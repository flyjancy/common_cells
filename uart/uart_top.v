==> flow/design.v <==
module clkuart_gen # (
    parameter   DIV    = 434  
)(
    input       clk_in,
    input       rst_n,
    output reg  clk_out
);
reg  [20 : 0] cnt;
wire [20 : 0] cnt_nxt = (cnt == DIV-1) ? 21'b0 : cnt + 1'b1;
always @ (posedge clk_in or negedge rst_n) begin
    if (~rst_n) cnt <= 21'b0;
    else cnt <= cnt_nxt;
end
always @ (posedge clk_in or negedge rst_n) begin
    if (~rst_n) clk_out <= 1'b0;
    else if (cnt == (DIV >> 1)) clk_out <= 1'b1;
    else clk_out <= 1'b0;
end
endmodule
module data_generator(
    input           clk,
    input           rst_n,
    input           start,  
    output [7 : 0]  data    
);
reg  [7 : 0] data_reg;
wire [7 : 0] data_reg_nxt = data_reg + 1'b1;
always @ (posedge clk or negedge rst_n) begin
    if (~rst_n) data_reg <= 8'b0;
    else if (start) data_reg <= data_reg_nxt;
end
assign data = data_reg;
endmodule
module keyboard(
    input           clk,
    input           rst_n,
    input  [3 : 0]  col,  
    output [3 : 0]  key_pulse  
);
reg  [11 : 0] treg0;  
reg  [11 : 0] treg1;  
reg  [11 : 0] treg2;  
reg  [11 : 0] treg3;  
wire [11 : 0] treg0_nxt = treg0 + 1'b1;  
wire [11 : 0] treg1_nxt = treg1 + 1'b1;  
wire [11 : 0] treg2_nxt = treg2 + 1'b1;  
wire [11 : 0] treg3_nxt = treg3 + 1'b1;  
always @ (posedge clk or negedge rst_n) begin
    if (~rst_n) begin
        treg0 <= 12'b0;
        treg1 <= 12'b0;
        treg2 <= 12'b0;
        treg3 <= 12'b0;
    end
    else begin
        if (col[0]) begin 
            if (treg0 != 12'hfff)  
                treg0 <= treg0_nxt;
        end
        else begin
            treg0 <= 12'b0;
        end
        if (col[1]) begin
            if (treg1 != 12'hfff)  
                treg1 <= treg1_nxt;
        end
        else begin   
            treg1 <= 12'b0;
        end
        if (col[2]) begin
            if (treg2 != 12'hfff)  
                treg2 <= treg2_nxt;
        end
        else begin
            treg2 <= 12'b0;
        end
        if (col[3]) begin
            if (treg3 != 12'hfff)  
                treg3 <= treg3_nxt;
        end
        else begin        
            treg3 <= 12'b0;
        end
    end
end
assign key_pulse[3] = (treg3 != 12'hfff) & (treg3_nxt == 12'hfff); 
assign key_pulse[2] = (treg2 != 12'hfff) & (treg2_nxt == 12'hfff);
assign key_pulse[1] = (treg1 != 12'hfff) & (treg1_nxt == 12'hfff);
assign key_pulse[0] = (treg0 != 12'hfff) & (treg0_nxt == 12'hfff);
endmodule
module uart_rx (
    input               clk,             
    input               clk_uart,        
    input               rst_n,           
    input               rxd,             
    output [7 : 0]      data,            
    output              rx_done          
);
reg  [31 : 0] shift_reg;
wire [31 : 0] shift_reg_nxt = {rxd, shift_reg[31 : 1]};
always @ (posedge clk or negedge rst_n) begin
    if (~rst_n) shift_reg <= 32'hffffffff;
    else        shift_reg <= shift_reg_nxt;
end
wire start = shift_reg == 32'h0000ffff; 
reg  cnt_en;
reg  [3 : 0] cnt;
wire [3 : 0] cnt_nxt = cnt + 1'b1;
always @ (posedge clk or negedge rst_n) begin
    if (~rst_n) cnt_en <= 1'b0;
    else if (start) cnt_en <= 1'b1;
    else if (cnt == 4'h9) cnt_en <= 1'b0;
end
always @ (posedge clk or negedge rst_n) begin
    if (~rst_n) cnt <= 4'b0;
    else if (cnt == 4'h9) cnt <= 4'b0;
    else if (clk_uart & cnt_en) cnt <= cnt_nxt;
end
reg  [7 : 0] data_reg;
always @ (posedge clk or negedge rst_n) begin
    if (~rst_n) data_reg <= 8'b0;
    else if (cnt_en & clk_uart & (cnt < 4'h9)) data_reg[cnt-1] <= rxd;  
end
assign data = data_reg;
wire rx_done = cnt == 4'h9;
endmodule
module uart_top (
    input            clk,
    input            rst_n,
    input            rxd,
    input  [3 : 0]   col,  
    output [7 : 0]   data_rec,  
    output           txd,
    output           row  
);
assign row = 1'b0;
wire clk_uart;
clkuart_gen clk_uart_inst (
     .clk_in         (clk)
    ,.rst_n          (rst_n)
    ,.clk_out        (clk_uart)
);
uart_rx uart_rx_inst (
     .clk            (clk)
    ,.clk_uart       (clk_uart)
    ,.rst_n          (rst_n)
    ,.rxd            (rxd)
    ,.data           (data_rec)
);
wire [7 : 0] data_gen;  
wire [4 : 0] key_pulse;
wire start_gen;  
wire start_tx;   
data_generator data_generator_inst (
     .clk            (clk)
    ,.rst_n          (rst_n)
    ,.start          (start_gen)
    ,.data           (data_gen)
);
uart_tx uart_tx_inst (
     .clk            (clk)
    ,.clk_uart       (clk_uart)
    ,.rst_n          (rst_n)
    ,.start          (start_tx)
    ,.data           (data_gen)
    ,.txd            (txd)
);
keyboard keyboard_inst (
     .clk            (clk)
    ,.rst_n          (rst_n)
    ,.col            (~col)
    ,.key_pulse      (key_pulse)
);
assign start_gen = key_pulse[3];
assign start_tx  = key_pulse[2];
endmodule
module uart_tx (
    input           clk,         
    input           clk_uart,    
    input           rst_n,       
    input           start,       
    input  [7 : 0]  data,        
    output reg      txd          
);
reg  [3 : 0] cnt;
wire [3 : 0] cnt_nxt = cnt + 1'b1;
wire finish;  
reg  en;  
always @ (posedge clk or negedge rst_n) begin
    if (~rst_n) en <= 1'b0;
    else if (start & ~en) en <= 1'b1;
    else if (finish) en <= 1'b0;
end
always @ (posedge clk or negedge rst_n) begin
    if (~rst_n) cnt <= 4'b0;
    else if (en) begin
        if (clk_uart) cnt <= cnt_nxt;
        else if (finish) cnt <= 4'b0;
    end
end
wire [9 : 0] data_comb;  
assign data_comb = {1'b1, data, 1'b0};  
always @ (posedge clk or negedge rst_n) begin
    if (~rst_n) txd <= 1'b1;
    else if (en) begin
        if (clk_uart && (cnt <= 4'h9)) txd <= data_comb[cnt];
    end
    else txd <= 1'b1;
end
assign finish = cnt == 4'hb;
endmodule
# [Reports on uart_top]
# The steps from the RTL of uart_top to its reports follow in flow order.
# Lines are those of the file above, counted from 1.
# Library cell names are shortened.
# The mark - stands for no value.
[design] top_module="uart_top" clock_port="clk" lib="sky130hd" corner="tt_025C_1v80"

# [Word-level counts]
# Counts by Yosys on the flattened word-level netlist (proc, flatten, opt, wreduce; memories kept). Register bits leave out memories and registers merged into their read ports (data or address). Print and check cells are left out. Cells with the same type and inputs are merged into one.
[op_classes] n_addsub=8 n_cmp=2 eq_ne=12 n_shift=3 n_mux=16 bitwise=10 n_reduce_logical=6
[ops] cell="12-bit 2-to-1 mux" count=4
[ops] cell="1-bit by 33-bit variable shift with 8-bit output" count=1
[ops] cell="1-bit by 33-bit variable shift with 8-bit output (first input constant)" count=1
[ops] cell="32-bit negation with 33-bit output" count=1
[ops] cell="32-bit by 16-bit equality test with 1-bit output (second input constant)" count=1
[ops] cell="12-bit by 1-bit adder with 12-bit output (second input constant)" count=2
[ops] cell="12-bit equality test (second input constant)" count=2
[ops] cell="12-bit inequality test (second input constant)" count=2
[ops] cell="21-bit by 1-bit adder with 21-bit output (second input constant)" count=1
[ops] cell="21-bit by 8-bit equality test with 1-bit output (second input constant)" count=1
[ops] cell="21-bit by 9-bit equality test with 1-bit output (second input constant)" count=1
[ops] cell="21-bit 2-to-1 mux" count=1
[ops] cell="4-bit 2-to-1 mux" count=4
[ops] cell="10-bit by 4-bit variable part select with 1-bit output" count=1
[ops] cell="2-bit nonzero test" count=4
[ops] cell="4-bit by 1-bit adder with 4-bit output (second input constant)" count=2
[ops] cell="4-bit equality test (second input constant)" count=2
[ops] cell="8-bit by 1-bit adder with 8-bit output (second input constant)" count=1
[ops] cell="8-bit bitwise AND" count=1
[ops] cell="8-bit bitwise OR" count=1
[ops] cell="8-bit NOT" count=1
[ops] cell="1-bit 2-to-1 mux" count=7
[ops] cell="1-bit bitwise AND" count=5
[ops] cell="4-bit by 1-bit subtractor with 5-bit output (second input constant)" count=1
[ops] cell="2-bit by 1-bit inequality test with 1-bit output (second input constant)" count=2
[ops] cell="4-bit <= comparator (second input constant)" count=1
[ops] cell="4-bit < comparator (second input constant)" count=1
[ops] cell="4-bit NOT" count=1
# Other operator kinds: 4; their cells: 4.
[word_totals] regBits=105 inputBits=7 elab_cells=69

# [Logic depth]
# Yosys ltp: most cells in a row. Word level: on the elaborated netlist, between registers, memories and ports. Mapped: between sequential cells and ports; inverters and the memories' decode and read muxes count.
[depth] ltp_word=6 ABC_AREA=0 mapped_depth=14 mapped_depth_nobuf=11

# [Synthesis result]
# Source: synth_stat.txt of the flow (Yosys; design flattened, memories mapped). It holds for the ABC_AREA given above (unset counts as 0); a run with the other value may have another netlist.
[mapped] stdcells=485 yosys_area_um2=5178.7 ff_cells=105 n_buf=21
[by_type] cell_type="dfrtp_1" count=72
[by_type] cell_type="dfstp_2" count=33
[by_type] cell_type="xnor2_1" count=33
[by_type] cell_type="ha_1" count=21
[by_type] cell_type="nand4_1" count=22
[by_type] cell_type="nor2_1" count=36
[by_type] cell_type="xor2_1" count=15
[by_type] cell_type="mux2_2" count=11
[by_type] cell_type="nand2_1" count=32
[by_type] cell_type="nand3_1" count=23
[by_type] cell_type="a21oi_1" count=21
[by_type] cell_type="and3_1" count=16
[by_type] cell_type="nor4_1" count=11
[by_type] cell_type="o21ai_0" count=13
[by_type] cell_type="clkbuf_1" count=16
[by_type] cell_type="nor3_1" count=11
[by_type] cell_type="nand3b_1" count=7
[by_type] cell_type="inv_1" count=13
# Other cell types: 38; their cells: 79.
# By module: a second synthesis without flattening, with its own total; a netlist apart from the flattened one above.
[unflattened] cells_unflattened=634 area_unflattened_um2=6845.3
# Rows give one instance, submodules left out.
[modules] module="keyboard" instances=1 cells=317 area_um2=3041.7
[modules] module="uart_rx" instances=1 cells=149 area_um2=1979.4
[modules] module="clkuart_gen" instances=1 cells=95 area_um2=1052.3
[modules] module="uart_tx" instances=1 cells=41 area_um2=407.9
[modules] module="data_generator" instances=1 cells=26 area_um2=337.8
[modules] module="uart_top" instances=1 cells=6 area_um2=26.3

# [Timing after synthesis]
# OpenSTA on the mapped netlist: ideal clock, no wires. The path of least setup slack (recovery checks aside). Input and output delay are each 20% of the period. Register names are those of the netlist, which keeps one name where synthesis merged equal registers.
[synth_timing] path_type="register to register" from="register uart_rx_inst.cnt[0]" to="register uart_rx_inst.data_reg[5]" clock_period_ns=3.37 launch_ns=0.000 arrival_ns=3.371 required_ns=3.245 slack_ns=-0.126 path_delay_ns=3.496 path_stages=13 n_path_buf=2 period_less_setup_slack_ns=3.496
# "path_delay_ns" = arrival - input delay + setup time.
# "path_stages": output pins that drive a net of the path, with the launching flip-flop's if there is one; two outputs of one cell count as two.
# "period_less_setup_slack_ns" = period - worst setup slack (recovery checks aside). The figure is calculated, with input and output delays left at 20% of the set period.
# Between the ends stands the longest chain of elaborated cells between them, by number of cells; it is not shown to be the way that was timed. Of several equally long chains one is given.
# A line is the first line of the expression or statement that the cell stems from. Yosys adds cells for indexed reads and writes and turns some case tables into memories.
# A register here has more assigning lines than the two given.
# Where a signal picks the word or bit written, the line may be left out of the assigning lines.
[synth_via] cell_sequence="dfrtp_1 -> clkbuf_1 -> inv_1 -> ha_1 -> clkbuf_1 -> xor2_1 -> or3_1 -> ha_1 -> nor4b_1 -> nand4_1 -> a2111oi_2 -> o2111ai_1 -> mux2_2" elab_chain_cells=6 cells_between=9 cone_classes="add/sub: 2; compare: 1; shift: 2; logic: 4"
[synth_rtl] element="start, declared" line_no=107 rtl="reg  [3 : 0] cnt;"
[synth_rtl] element="start, assigned" line_no=115 rtl="if (~rst_n) cnt <= 4'b0;"
[synth_rtl] element="start, assigned" line_no=117 rtl="else if (clk_uart & cnt_en) cnt <= cnt_nxt;"
[synth_rtl] element="4-bit by 1-bit subtractor with 5-bit output" line_no=122 rtl="else if (cnt_en & clk_uart & (cnt < 4'h9)) data_reg[cnt-1] <= rxd;"
[synth_rtl] element="32-bit negation with 33-bit output" line_no=122
[synth_rtl] element="1-bit by 33-bit variable shift with 8-bit output" line_no=122
[synth_rtl] element="8-bit NOT" line_no=122
[synth_rtl] element="8-bit bitwise AND" line_no=122
[synth_rtl] element="8-bit bitwise OR" line_no=122
[synth_rtl] element="end, assigned" line_no=121 rtl="if (~rst_n) data_reg <= 8'b0;"
[synth_rtl] element="end, declared" line_no=119 rtl="reg  [7 : 0] data_reg;"

# [Timing after layout]
# Path of least setup slack in the final report of run 1 (OpenROAD, finished layout, wires in). Where an end is a register, its clock arrival counts in the times.
[layout_timing] path_type="register to register" from="register uart_rx_inst.cnt[0]" to="register uart_rx_inst.data_reg[5]" clock_period_ns=4.44 launch_ns=0.34 arrival_ns=4.11 required_ns=4.67 slack_ns=0.57 path_stages=11 n_path_buf=0
# Between the ends stands the longest chain of elaborated cells between them, by number of cells; it is not shown to be the way that was timed. Of several equally long chains one is given.
# A register here has more assigning lines than the two given.
# Where a signal picks the word or bit written, the line may be left out of the assigning lines.
[layout_via] cell_sequence="dfrtp_1 -> inv_1 -> ha_1 -> nand2_1 -> or3_1 -> ha_1 -> nor4b_1 -> nand4_1 -> a2111oi_2 -> o2111ai_1 -> mux2_2" elab_chain_cells=6 cells_between=9 cone_classes="add/sub: 2; compare: 1; shift: 2; logic: 4"
[layout_rtl] element="start, declared" line_no=107 rtl="reg  [3 : 0] cnt;"
[layout_rtl] element="start, assigned" line_no=115 rtl="if (~rst_n) cnt <= 4'b0;"
[layout_rtl] element="start, assigned" line_no=117 rtl="else if (clk_uart & cnt_en) cnt <= cnt_nxt;"
[layout_rtl] element="4-bit by 1-bit subtractor with 5-bit output" line_no=122 rtl="else if (cnt_en & clk_uart & (cnt < 4'h9)) data_reg[cnt-1] <= rxd;"
[layout_rtl] element="32-bit negation with 33-bit output" line_no=122
[layout_rtl] element="1-bit by 33-bit variable shift with 8-bit output" line_no=122
[layout_rtl] element="8-bit NOT" line_no=122
[layout_rtl] element="8-bit bitwise AND" line_no=122
[layout_rtl] element="8-bit bitwise OR" line_no=122
[layout_rtl] element="end, assigned" line_no=121 rtl="if (~rst_n) data_reg <= 8'b0;"
[layout_rtl] element="end, declared" line_no=119 rtl="reg  [7 : 0] data_reg;"

Subject: uart_top on sky130hd, stored results

Hello all,

Stored flow runs of uart_top (2 of them; Yosys, OpenROAD, sky130hd). They differ in their settings and are not a sequence. Constraints: input delay and output delay 20% of the set period each, output load 0.01 pF.
"achieved clock period" is the run's clock period less its worst setup slack. It is reckoned from that one timing run; input and output delays stay at 20% of the period that was set.
"worst setup path time" = time allowed to the worst setup path (clock period - input delay - output delay, where it has them) - its slack; a late launch clock adds to it, a late capture clock takes from it.
[run 1] settings: period_ns=4.44, CAP_MARGIN=20, CORE_MARGIN=2, CORE_UTILIZATION=40, SLEW_MARGIN=20
[run 1] result: chip area after synthesis (Yosys) 5178.7 um^2, die area 13873.3 um^2, standard-cell area of the final layout 5729.2 um^2, worst setup slack after layout 0.565 ns, total negative slack 0.000 ns, worst hold slack 0.362 ns, achieved clock period 3.875 ns, worst setup path time 3.87 ns, worst setup path kind register to register
[run 2] settings: period_ns=4.47, CORE_UTILIZATION=26, SETUP_SLACK_MARGIN=0.44, PLACE_DENSITY=0.48, CORE_MARGIN=6, CELL_PAD_IN_SITES_GLOBAL_PLACEMENT=0, ABC_AREA=1, GPL_TIMING_DRIVEN=0, MAX_ROUTING_LAYER=met4, CAP_MARGIN=20, SLEW_MARGIN=20
[run 2] result: chip area after synthesis (Yosys) 5497.8 um^2, die area 24779.5 um^2, standard-cell area of the final layout 6291.0 um^2, worst setup slack after layout 1.428 ns, total negative slack 0.000 ns, worst hold slack 0.363 ns, achieved clock period 3.042 ns, worst setup path time 3.04 ns, worst setup path kind register to register

Thanks
